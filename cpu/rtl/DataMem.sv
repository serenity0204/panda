==> flow/design.v <==
module DataMem #(
    parameter DATA_PATH_WIDTH = 8,
    parameter ADDR_WIDTH = 8
) (
    input logic clk,
    input logic wen,   
    input logic [ADDR_WIDTH-1:0] read_addr,   
    input logic [ADDR_WIDTH-1:0] write_addr,   
    input logic [DATA_PATH_WIDTH-1:0] data_mem_write,   
    output logic [DATA_PATH_WIDTH-1:0] data_mem_read   
);
    logic [DATA_PATH_WIDTH-1:0] core[0:(2**ADDR_WIDTH)-1];
    assign data_mem_read = core[read_addr];
    always_ff @(posedge clk) begin
        if (wen) core[write_addr] <= data_mem_write;
    end
endmodule
Step by step through the tools: DataMem --
What the tools print for DataMem, step after step. Lines are those of the file above, counted from 1. Operators: Yosys type, input widths -> output width; for muxes data width and select width s. Cell names lack the library's common part. The mark -- stands for no value.
Set-up: top module DataMem, clock input clk, cell library sky130hd, corner tt_025C_1v80

After elaboration --
Yosys after proc, flatten, opt, wreduce and memory -nomap, before mapping. Enables and synchronous resets that opt folds into registers are not counted as muxes. Memory bits, and registers merged into a memory's read port (data or address), are not among the register bits. Print and check cells are not counted. Equal cells are merged and count once. Memory sizes are those after Yosys's memory passes, which may raise the word count (mostly to a power of two), join words into wider ones and drop unused or constant bits.
Storage and ports: register bits after elaboration 0, cells after elaboration 4, bits of input ports 26, output and inout port bits 8, memory cells 1, memory bits (writable) 2048
Memories:
- core | words 256, width 8, rd ports 1, wr ports 1, RTL line 12 | logic [DATA_PATH_WIDTH-1:0] core[0:(2**ADDR_WIDTH)-1];
Cells by class: multiplexer cells 3
Operators with widths (number):
- $mux 8 | 2
- $mux 1 | 1

Depth --
Longest topological path by Yosys (ltp), each cell counted once; first at word level (registers and memories cut), then after technology mapping (sequential cells cut; the memories' decode and read muxes count).
Logic depth: depth after elaboration 1, ABC_AREA 0, mapped depth 11, gate-level depth less buffers 6

Synthesis result --
The flow's flattened synthesis, as Yosys stat reports it; memories are mapped. The netlist is that of the ABC_AREA named above (0 if unset); the other value can give another one.
Synthesis totals: area of sequential cells 61499.0 sq um, standard cells after synthesis 3725, buffer cells 233, mapped flip-flops 2048, synthesis area 79396.1 sq um
Cells by type (number):
- edfxtp_1 | 2048
- mux4_2 | 454
- mux2i_1 | 134
- nor2_1 | 282
- a22oi_1 | 133
- a21oi_1 | 96
- clkbuf_1 | 111
- o221ai_1 | 46
- buf_6 | 21
- buf_4 | 27
- buf_8 | 13
- nor2b_1 | 31
- o22ai_1 | 28
- nand3_1 | 34
- buf_12 | 8
- buf_2 | 31
- nor4_1 | 24
- nand2_1 | 33
Not listed: further types 36, cells in them 171.

Worst setup path after synthesis --
Source: OpenSTA report_checks on the synthesized netlist (no wires, ideal clock, input and output delay 20% of the period each), path of least setup slack; recovery checks are left aside. Register names are those of the netlist, which keeps one name where synthesis merged equal registers.
Timing path after synthesis: kind input-to-output, start point input read_addr[1], end point output data_mem_read[3], stages 9, data required time 3.360 ns, slack 0.668 ns, path delay 1.852 ns, arrival 2.692 ns, clock period 4.2 ns, period reached after synthesis 3.532 ns
"path delay" is the arrival time less input delay plus setup time. At an output port there is no setup time. "stages": output pins that drive a net of the path, with the launching flip-flop's if there is one; two outputs of one cell count as two. "period reached after synthesis" = period - worst setup slack (recovery checks aside). The figure is calculated, with input and output delays left at 20% of the set period. Between the ends stands the longest chain of elaborated cells between them, by number of cells; it is not shown to be the way that was timed. Of several equally long chains one is given. Each line given opens the expression or statement behind the cell; cells for indexed reads and writes are added by Yosys, which also makes memories of some case tables. A memory read counts as a cell of the chain, while the word-level depth stops at memories.
On the way, after synthesis: cell sequence buf_2 -> buf_4 -> or2b_1 -> buf_1 -> o221ai_1 -> a21oi_1 -> o32ai_1 -> nor3_1 -> nor4_1, cells in the longest elaborated chain 1
RTL lines, path after synthesis:
- from (decl) | RTL line 7 | input logic [ADDR_WIDTH-1:0] read_addr,
- $mem_v2 256x8 | RTL line 12 | logic [DATA_PATH_WIDTH-1:0] core[0:(2**ADDR_WIDTH)-1];
- to (decl) | RTL line 10 | output logic [DATA_PATH_WIDTH-1:0] data_mem_read

Timing after layout --
Path of least setup slack in the final report of flow run 1 (OpenROAD, finished layout, wires in). Where an end is a register, its clock arrival counts in the times.
Timing path post-layout: kind input-to-output, start point input read_addr[0], end point output data_mem_read[7], stages 12, clock period 3.24 ns, arrival 3.32 ns, data required time 2.59 ns, slack -0.73 ns
Between the ends stands the longest chain of elaborated cells between them, by number of cells; it is not shown to be the way that was timed. Of several equally long chains one is given. A memory read counts as a cell of the chain, while the word-level depth stops at memories.
On the way, post-layout: cell sequence buf_16 -> buf_16 -> buf_12 -> buf_12 -> mux4_2 -> a22oi_2 -> a21oi_1 -> buf_4 -> nor4_4 -> buf_4 -> nor4_4 -> buf_2, cells in the longest elaborated chain 1
RTL lines, path post-layout:
- from (decl) | RTL line 7 | input logic [ADDR_WIDTH-1:0] read_addr,
- $mem_v2 256x8 | RTL line 12 | logic [DATA_PATH_WIDTH-1:0] core[0:(2**ADDR_WIDTH)-1];
- to (decl) | RTL line 10 | output logic [DATA_PATH_WIDTH-1:0] data_mem_read

FLOW RESULTS
============

Design DataMem on sky130hd. What follows are 2 stored runs of the flow, each under its own settings; their order means nothing. The constraints put input and output delay at 20% of the set period each and load the outputs with 0.01 pF.
"achieved period" = clock period - worst setup slack. The figure is calculated, with input and output delays left at 20% of the set period.
"time on the worst setup path" means the part of the period allowed to the worst setup path (the constraints hold back 20% at inputs and 20% at outputs) less its slack; where the path has registers, the arrival times of their clocks count too.
"total design power" is the tool's figure for a default switching activity; nothing was simulated.

[flow run 1] flow files
==> flow/run.sh <==
#!/bin/bash
# the make line also repeats the synthesis and layout settings of config.mk as NAME=value (left out here)
make -C /OpenROAD-flow-scripts/flow DESIGN_CONFIG=/design/flow/config.mk WORK_HOME=/design/flow/orfs CLKGATE_MAP_FILE= finish
==> flow/config.mk <==
export PLATFORM = sky130hd
export DESIGN_NAME = DataMem
export DESIGN_NICKNAME = DataMem
export VERILOG_FILES = /design/flow/design.v
export SDC_FILE = /design/flow/constraint.sdc
export NUM_CORES = 4
export LEC_CHECK = 0
export ABC_AREA = 0
export CAP_MARGIN = 0
export CELL_PAD_IN_SITES_GLOBAL_PLACEMENT = 0
export CORE_MARGIN = 4
export CORE_UTILIZATION = 28
export CTS_CLUSTER_DIAMETER = 392
export GPL_ROUTABILITY_DRIVEN = 1
export GPL_TIMING_DRIVEN = 1
export MIN_ROUTING_LAYER = met1
export PLACE_DENSITY = 0.59
export SLEW_MARGIN = 0
==> flow/constraint.sdc <==
create_clock -name core_clock -period 3.24 [get_ports {clk}]
set_input_delay 0.6480 -clock core_clock [delete_from_list [all_inputs] [get_ports {clk}]]
set_output_delay 0.6480 -clock core_clock [all_outputs]
set_load 0.01 [all_outputs]

[flow run 1] result: die area 292140.0 sq um; standard-cell area after layout 97955.2 sq um; worst hold slack 0.184 ns; utilization of the finished layout 34.7 %; achieved period 3.970 ns; lowest setup slack -0.730 ns; total design power 55.964 mW; time on the worst setup path 2.67 ns; critical path kind input-to-output; post-route setup TNS -4.910 ns; area of the synthesized netlist 79396.1 sq um

[flow run 2] flow files
==> flow/run.sh <==
#!/bin/bash
# the make line also repeats the synthesis and layout settings of config.mk as NAME=value (left out here)
make -C /OpenROAD-flow-scripts/flow DESIGN_CONFIG=/design/flow/config.mk WORK_HOME=/design/flow/orfs CLKGATE_MAP_FILE= finish
==> flow/config.mk <==
export PLATFORM = sky130hd
export DESIGN_NAME = DataMem
export DESIGN_NICKNAME = DataMem
export VERILOG_FILES = /design/flow/design.v
export SDC_FILE = /design/flow/constraint.sdc
export NUM_CORES = 4
export LEC_CHECK = 0
export CAP_MARGIN = 30
export CORE_ASPECT_RATIO = 0.75
export CORE_MARGIN = 2
export CORE_UTILIZATION = 47
export CTS_CLUSTER_DIAMETER = 392
export MIN_ROUTING_LAYER = met2
export PLACE_DENSITY_LB_ADDON = 0.11
export SETUP_SLACK_MARGIN = -0.02
export SLEW_MARGIN = 20
==> flow/constraint.sdc <==
create_clock -name core_clock -period 2.57 [get_ports {clk}]
set_input_delay 0.5140 -clock core_clock [delete_from_list [all_inputs] [get_ports {clk}]]
set_output_delay 0.5140 -clock core_clock [all_outputs]
set_load 0.01 [all_outputs]

[flow run 2] result: die area 172266.0 sq um; area of the synthesized netlist 79396.1 sq um; standard-cell area after layout 96727.8 sq um; lowest setup slack -1.234 ns; total design power 69.719 mW; post-route setup TNS -8.992 ns; utilization of the finished layout 57.7 %; worst hold slack 0.098 ns; time on the worst setup path 3.29 ns; critical path kind reg-to-output; achieved period 3.804 ns
