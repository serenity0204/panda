==> flow/design.v <==
module PC #(
    parameter PC_WIDTH = 12
) (
    input logic reset,   
    input logic start,  
    input logic clk,   
    input logic EQ,   
    input logic LT,
    input logic GT,
    input logic [1:0] cond_sel,   
    input logic abs_branch_en,
    input logic rel_branch_en,
    input logic [3:0] rel_branch_offset,   
    input logic [PC_WIDTH-1:0] next_pc,
    output logic [PC_WIDTH-1:0] current_pc
);
    logic do_branch;
    always_comb begin
        unique case (cond_sel)
            2'b00: do_branch = 1'b0;   
            2'b01: do_branch = EQ;   
            2'b10: do_branch = LT;   
            2'b11: do_branch = GT;   
        endcase
    end
    always_ff @(posedge clk) begin
        if (reset) current_pc <= 0;
        else if (start)
            current_pc <= current_pc;  
        else if (do_branch && abs_branch_en)
            current_pc <= next_pc;  
        else if (do_branch && rel_branch_en)
            current_pc <= current_pc + $signed(
                rel_branch_offset
            );   
        else current_pc <= current_pc + 1;   
    end
endmodule
## Step by step through the tools: PC

The steps from the RTL of PC to its reports follow in flow order.
Line numbers count from 1 in the design file above.
The mark - stands for no value.

- Top module: PC
- Clock port: clk
- Library: sky130hd
- Corner: tt_025C_1v80

## Word-level counts

Yosys after proc, flatten, opt, wreduce and memory -nomap, before mapping. Enables and synchronous resets that opt folds into registers are not counted as muxes. Memory bits, and registers merged into a memory's read port (data or address), are not among the register bits. Print and check cells are not counted. Equal cells are merged and count once.

- Add/subtract/negate cells: 2
- Equal/unequal tests: 3
- Mux-type cells: 3
- Reduce/logical cells: 3

Operator list:

| cell | number |
|---|---|
| two-way mux 12 bit | 2 |
| adder 12 x 1 -> 12 bit with constant B | 1 |
| adder 12 x 4 -> 12 bit | 1 |
| == test 2 bit with constant B | 2 |
| parallel mux 1 bit (select 4 bit) | 1 |
| logical AND 1 bit | 2 |
| == test 2 x 1 -> 1 bit with constant B | 1 |
| zero test 2 bit | 1 |

- Register bits after elaboration: 12
- Input bits: 26
- Output and inout port bits: 12
- Elaborated cells: 12

## Logic depth

Longest topological path by Yosys (ltp), each cell counted once; first at word level (registers and memories cut), then after technology mapping (sequential cells cut; the memories' decode and read muxes count).

- Depth after elaboration: 5
- ABC_AREA: 0
- Depth in mapped cells: 11
- Depth with buffers taken out: 11

## Mapped cells and area

Source: synth_stat.txt of the flow (Yosys; design flattened, memories mapped). It holds for the ABC_AREA given above (unset counts as 0); a run with the other value may have another netlist.
Totals and module areas in this step are rounded.

- Mapped cells: 112
- Chip area (Yosys): 0.00091 sq mm
- Sequential part of the area: 0.00024 sq mm
- Flip-flops: 12
- Buffers: 6

Cell types:

| cell | number | total area (sq um) |
|---|---|---|
| sky130_fd_sc_hd__dfxtp_1 | 12 | 240.23 |
| sky130_fd_sc_hd__ha_1 | 4 | 50.048 |
| sky130_fd_sc_hd__a21oi_1 | 9 | 45.043 |
| sky130_fd_sc_hd__a211oi_1 | 5 | 37.536 |
| sky130_fd_sc_hd__inv_1 | 9 | 33.782 |
| sky130_fd_sc_hd__mux2i_1 | 3 | 30.029 |
| sky130_fd_sc_hd__o21ai_0 | 6 | 30.029 |
| sky130_fd_sc_hd__nor2_1 | 7 | 26.275 |
| sky130_fd_sc_hd__o31a_1 | 3 | 26.275 |
| sky130_fd_sc_hd__o32ai_1 | 3 | 26.275 |
| sky130_fd_sc_hd__nand3_1 | 5 | 25.024 |
| sky130_fd_sc_hd__or4_1 | 3 | 22.522 |
| sky130_fd_sc_hd__fa_1 | 1 | 20.019 |
| sky130_fd_sc_hd__a31oi_1 | 3 | 18.768 |
| sky130_fd_sc_hd__and2_1 | 3 | 18.768 |
| sky130_fd_sc_hd__nand2_1 | 5 | 18.768 |
| sky130_fd_sc_hd__nor2b_1 | 3 | 18.768 |
| sky130_fd_sc_hd__mux2i_2 | 1 | 13.763 |

Not listed: further types 24, cells in them 27.

## Path before layout

OpenSTA on the mapped netlist: ideal clock, no wires. The path of least setup slack (recovery checks aside). Input and output delay are each 20% of the period. Register names are those of the netlist, which keeps one name where synthesis merged equal registers.

- Path type: in2reg
- Start: in cond_sel[1]
- End: reg current_pc[6]
- Clock period: 2.84 ns
- Input delay: 0.568 ns
- Setup time: 0.116 ns
- Launch time at the first pin: 0.568 ns
- Data arrival time: 2.452 ns
- Required time: 2.724 ns
- Path slack: 0.272 ns
- Delay of the path: 2.000 ns
- Stages on the path: 9
- Buffers on the path: 0
- Synthesis period reached: 2.568 ns

"delay of the path" = arrival - input delay + setup time.
"stages on the path" counts driving pins, that of a launching flip-flop among them; a cell with two outputs on the path counts twice.
"synthesis period reached" = period - worst setup slack (recovery checks aside). The figure is calculated, with input and output delays left at 20% of the set period.
Between the ends stands the longest chain of elaborated cells between them, by number of cells; it is not shown to be the way that was timed. Of several equally long chains one is given.
A line is the first line of the expression or statement that the cell stems from. Yosys adds cells for indexed reads and writes and turns some case tables into memories.
At most two assigning lines are given for a register; there are more.

- Path through: sky130_fd_sc_hd__mux2i_2 sky130_fd_sc_hd__a211oi_1 sky130_fd_sc_hd__nand2_1 sky130_fd_sc_hd__fa_1 sky130_fd_sc_hd__nor2b_1 sky130_fd_sc_hd__o21a_1 sky130_fd_sc_hd__nor2_1 sky130_fd_sc_hd__or4_1 sky130_fd_sc_hd__o211a_1
- Cells in the longest elaborated chain: 5
- Elaborated cells on any way between the ends: 9
- RTL lines with such cells: 3
- Those cells by class: eq/ne (3); mux (3); reduce/logical (3)

RTL lines, path post-synthesis:

| what | line | RTL |
|---|---|---|
| start: declaration | 10 | `input logic [1:0] cond_sel,` |
| == test 2 bit | 19 | `unique case (cond_sel)` |
| parallel mux 1 bit (select 4 bit) | 19 |  |
| logical AND 1 bit | 32 | `else if (do_branch && rel_branch_en)` |
| two-way mux 12 bit | 32 |  |
| two-way mux 12 bit | 30 | `else if (do_branch && abs_branch_en)` |
| end: assignment | 29 | `current_pc <= current_pc;` |
| end: assignment | 31 | `current_pc <= next_pc;` |
| end: declaration | 15 | `output logic [PC_WIDTH-1:0] current_pc` |

Settings of 2 stored flow runs for module PC (sky130hd), not sorted in any way. The constraints put input and output delay at 20% of the set period each and load the outputs with 0.01 pF.

### Run 1

Settings: `period_ns=2.94`, `CORE_UTILIZATION=69`, `SETUP_SLACK_MARGIN=0.52`, `PLACE_DENSITY_LB_ADDON=0.22`, `CELL_PAD_IN_SITES_DETAIL_PLACEMENT=1`, `GPL_TIMING_DRIVEN=1`, `GPL_ROUTABILITY_DRIVEN=0`, `CTS_CLUSTER_SIZE=60`, `MAX_ROUTING_LAYER=met5`, `CAP_MARGIN=20`, `CORE_MARGIN=2`, `SLEW_MARGIN=20`

Unfinished; error FLW-0024 in placement.

### Run 2

Settings: `period_ns=1.73`, `CORE_UTILIZATION=70`, `SETUP_SLACK_MARGIN=0.5`, `PLACE_DENSITY_LB_ADDON=0.09`, `CELL_PAD_IN_SITES_GLOBAL_PLACEMENT=3`, `TNS_END_PERCENT=100`, `GPL_ROUTABILITY_DRIVEN=0`, `CTS_CLUSTER_DIAMETER=288`, `CAP_MARGIN=0`, `CORE_MARGIN=2`, `SLEW_MARGIN=20`

Unfinished; error FLW-0024 in placement.
