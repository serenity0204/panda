==> flow/design.v <==
module RegFile #(
    parameter DATA_PATH_WIDTH = 8,
    parameter ADDR_WIDTH = 4
) (   
    input logic clk,
    input logic wen,   
    input logic [ADDR_WIDTH-1:0] raddr_A,   
    input logic [ADDR_WIDTH-1:0] raddr_B,   
    input logic [ADDR_WIDTH-1:0] waddr,   
    input logic [DATA_PATH_WIDTH-1:0] data_in,   
    output logic [DATA_PATH_WIDTH-1:0] data_out_A,  
    output logic [DATA_PATH_WIDTH-1:0] data_out_B   
);
    logic [DATA_PATH_WIDTH-1:0] registers[0:(2**ADDR_WIDTH)-1];
    assign data_out_A = registers[raddr_A];
    assign data_out_B = registers[raddr_B];
    always_ff @(posedge clk) begin
        if (wen) begin
            registers[waddr] <= data_in;
        end
    end
endmodule
Reports on RegFile
What the tools print for RegFile, step after step. Line numbers count from 1 in the design file above. Library cell names are shortened. A cell with - has no value.

Design top: RegFile. Clock port: clk. Library: sky130hd. Timing corner: tt_025C_1v80.

After elaboration
Source: Yosys, flattened and elaborated, memories not mapped. Widths are those after wreduce; folded enables and synchronous resets count as part of the registers. Registers that Yosys merges into a memory's read port (data or address) are not register bits. Print and check cells do not count. Equal cells are merged and count once. Yosys's memory passes give these memory sizes; they may raise the number of words (mostly to a power of two), join words into wider ones and drop unused or constant bits.

Muxes and demuxes: 3.

Operator list (count): 8-bit 2-to-1 mux (1); 4-bit 2-to-1 mux (1); 1-bit 2-to-1 mux (1).

Under register bits stands 0. Bits in writable memories: 128. For memory cells the number is 1. For input port bits the number is 22. The figure for output and inout port bits is 16. For elaborated cells the number is 4.

Memories: registers (words 16, width 8, rd ports 2, write ports 1, RTL line 14) `logic [DATA_PATH_WIDTH-1:0] registers[0:(2**ADDR_WIDTH)-1];`.

Logic depth
Yosys ltp: most cells in a row. Word level: on the elaborated netlist, between registers, memories and ports. Mapped: between sequential cells and ports; inverters and the memories' decode and read muxes count.

For word-level depth the number is 1. The figure for ABC_AREA is 0. The entry for gate-level depth with buffers reads 5. The figure for mapped depth without buffers is 3.

Synthesis result
Yosys stat after the flow's synthesis: flattened, memories mapped to cells. It holds for the ABC_AREA given above (unset counts as 0); a run with the other value may have another netlist.

Cells by type: edfxtp_1 (count 128, area in all 3.84E+03 µm²); mux4_2 (count 34, area in all 765.734 µm²); mux4_1 (count 28, area in all 735.706 µm²); a22oi_1 (count 32, area in all 240.23 µm²); buf_6 (count 6, area in all 67.565 µm²); nand2_1 (count 17, area in all 63.811 µm²); clkdlybuf4s25_2 (count 6, area in all 60.058 µm²); nor2_1 (count 14, area in all 52.55 µm²); mux4_4 (count 2, area in all 50.048 µm²); buf_2 (count 6, area in all 30.029 µm²); nor3_1 (count 4, area in all 20.019 µm²); and2b_1 (count 2, area in all 15.014 µm²); buf_4 (count 2, area in all 15.014 µm²); nand3b_1 (count 2, area in all 15.014 µm²); and2_1 (count 2, area in all 12.512 µm²); nand2b_1 (count 2, area in all 12.512 µm²); nor2b_1 (count 2, area in all 12.512 µm²); or3b_2 (count 1, area in all 8.758 µm²); nand3_1 (count 1, area in all 5.005 µm²).

For cells in the netlist the number is 291. Cell area after synthesis: 0.0060258 mm². Under mapped flip-flops stands 128. Buffer cells: 20.

Worst setup path after synthesis
Path of least setup slack by OpenSTA after synthesis, without wires, with an ideal clock, recovery checks aside; 20% of the period is set as input and as output delay. Where synthesis merged equal registers, the netlist keeps one of their names.

Path type: in2out. Start point: in raddr_A[0]. End point: out data_out_A[4]. Under clock period stands 2150 ps. For time at the first pin the number is 430 ps. The figure for data arrival time is 1507 ps. The figure for data required time is 1720 ps. For setup slack the number is 213 ps. Delay of the path: 1077 ps. Under stages stands 5. The entry for buffers on the path reads 2. The entry for synthesis period reached reads 1937 ps.

"delay of the path" = arrival - input delay + setup time. A path that ends at an output port has no setup time. "stages": output pins that drive a net of the path, with the launching flip-flop's if there is one; two outputs of one cell count as two. "synthesis period reached" = period - worst setup slack (recovery checks aside). The figure is calculated, with input and output delays left at 20% of the set period. Between the ends stands the longest chain of elaborated cells between them, by number of cells; it is not shown to be the way that was timed. Of several equally long chains one is given. A line is the first line of the expression or statement that the cell stems from. Yosys adds cells for indexed reads and writes and turns some case tables into memories. The chain passes a memory read, where the word-level depth is cut; so it can be longer than that depth.

Path through: buf_6 buf_6 mux4_1 a22oi_1 nand2_1. The entry for length of the longest elaborated chain reads 1. Elaborated cells on any way between the ends: 1. For RTL lines with such cells the number is 1. Those cells by class: memory (1).

RTL lines, path post-synthesis: from (decl) (RTL line 7) `input logic [ADDR_WIDTH-1:0] raddr_A,`; memory 16 x 8 bit (RTL line 14) `logic [DATA_PATH_WIDTH-1:0] registers[0:(2**ADDR_WIDTH)-1];`; to (decl) (RTL line 11) `output logic [DATA_PATH_WIDTH-1:0] data_out_A,`.

Timing after layout
From the final timing report of run 1: the path of least setup slack in the routed layout; clock arrival at registers is part of the times. The path's times are printed in steps of 10 ps; the period is the one set.

Path type: reg2out. Start point: mem registers[1][7]. End point: out data_out_B[7]. Under clock period stands 2250 ps. For time at the first pin the number is 400 ps. The figure for data arrival time is 1850 ps. The figure for data required time is 1800 ps. For setup slack the number is -50 ps. Under stages stands 5. The entry for buffers on the path reads 1.

Between the ends stands the longest chain of elaborated cells between them, by number of cells; it is not shown to be the way that was timed. Of several equally long chains one is given. The chain passes a memory read, where the word-level depth is cut; so it can be longer than that depth.

Path through: edfxtp_1 mux4_4 a22oi_2 nand2_1 buf_2. The entry for length of the longest elaborated chain reads 1. Elaborated cells on any way between the ends: 1. For RTL lines with such cells the number is 1. Those cells by class: memory (1).

RTL lines, path after layout: from (decl) (RTL line 14) `logic [DATA_PATH_WIDTH-1:0] registers[0:(2**ADDR_WIDTH)-1];`; memory 16 x 8 bit (RTL line 14); to (decl) (RTL line 12) `output logic [DATA_PATH_WIDTH-1:0] data_out_B`.

Subject: RegFile on sky130hd, stored results

Hello all,

Top module RegFile; platform sky130hd; tools Yosys and OpenROAD; 2 stored runs in no particular order. Input and output delays are each 20% of the period that was set; the output load is 0.01 pF. "achieved clock period" means the clock period less the worst setup slack. The figure is calculated, with input and output delays left at 20% of the set period. "worst setup path time" = time allowed to the worst setup path (clock period - input delay - output delay, where it has them) - its slack; a late launch clock adds to it, a late capture clock takes from it. "total power of the final layout" is the tool's figure for a default switching activity; nothing was simulated. "worst setup path time" is known to 10 ps.

Files of run 1:
==> flow/run.sh <==
#!/bin/bash
# the make line also repeats the synthesis and layout settings of config.mk as NAME=value (left out here)
make -C /OpenROAD-flow-scripts/flow DESIGN_CONFIG=/design/flow/config.mk WORK_HOME=/design/flow/orfs CLKGATE_MAP_FILE= finish
==> flow/config.mk <==
export PLATFORM = sky130hd
export DESIGN_NAME = RegFile
export DESIGN_NICKNAME = RegFile
export VERILOG_FILES = /design/flow/design.v
export SDC_FILE = /design/flow/constraint.sdc
export NUM_CORES = 4
export LEC_CHECK = 0
export CAP_MARGIN = 20
export CORE_MARGIN = 2
export CORE_UTILIZATION = 19
export SLEW_MARGIN = 20
==> flow/constraint.sdc <==
create_clock -name core_clock -period 2.25 [get_ports {clk}]
set_input_delay 0.4500 -clock core_clock [delete_from_list [all_inputs] [get_ports {clk}]]
set_output_delay 0.4500 -clock core_clock [all_outputs]
set_load 0.01 [all_outputs]

Results of run 1. The Yosys chip area after synthesis is 0.0060258 mm². The overall die area comes to 0.0331549 mm². The worst setup slack after layout reads -46 ps. The measured standard-cell area after routing is 0.0080602 mm². The worst setup path time is 1850 ps. Worst setup path kind: reg2out. The achieved clock period comes to 2296 ps. The utilization of the finished layout comes to 25.7%. The total power of the final layout stands at 0.005767 W. The worst hold slack in the final report comes to 958 ps. The measured total negative setup slack is -89 ps.

Files of run 2:
==> flow/run.sh <==
#!/bin/bash
# the make line also repeats the synthesis and layout settings of config.mk as NAME=value (left out here)
make -C /OpenROAD-flow-scripts/flow DESIGN_CONFIG=/design/flow/config.mk WORK_HOME=/design/flow/orfs CLKGATE_MAP_FILE= finish
==> flow/config.mk <==
export PLATFORM = sky130hd
export DESIGN_NAME = RegFile
export DESIGN_NICKNAME = RegFile
export VERILOG_FILES = /design/flow/design.v
export SDC_FILE = /design/flow/constraint.sdc
export NUM_CORES = 4
export LEC_CHECK = 0
export ABC_AREA = 1
export CAP_MARGIN = 15
export CORE_ASPECT_RATIO = 1.04
export CORE_MARGIN = 4
export CORE_UTILIZATION = 64
export CTS_CLUSTER_SIZE = 14
export MAX_ROUTING_LAYER = met4
export PLACE_DENSITY_LB_ADDON = 0.1
export SETUP_SLACK_MARGIN = 0.27
export SLEW_MARGIN = 40
==> flow/constraint.sdc <==
create_clock -name core_clock -period 1.44 [get_ports {clk}]
set_input_delay 0.2880 -clock core_clock [delete_from_list [all_inputs] [get_ports {clk}]]
set_output_delay 0.2880 -clock core_clock [all_outputs]
set_load 0.01 [all_outputs]

Results of run 2. The Yosys chip area after synthesis is 0.0069392 mm². The achieved clock period comes to 1935 ps. The utilization of the finished layout comes to 87.8%. The worst setup path time is 1650 ps. Worst setup path kind: reg2out. The overall die area comes to 0.0125729 mm². The worst setup slack after layout reads -495 ps. The worst hold slack in the final report comes to 487 ps. The total power of the final layout stands at 0.009743 W. The measured total negative setup slack is -7017 ps. The measured standard-cell area after routing is 0.0092264 mm².

Thanks
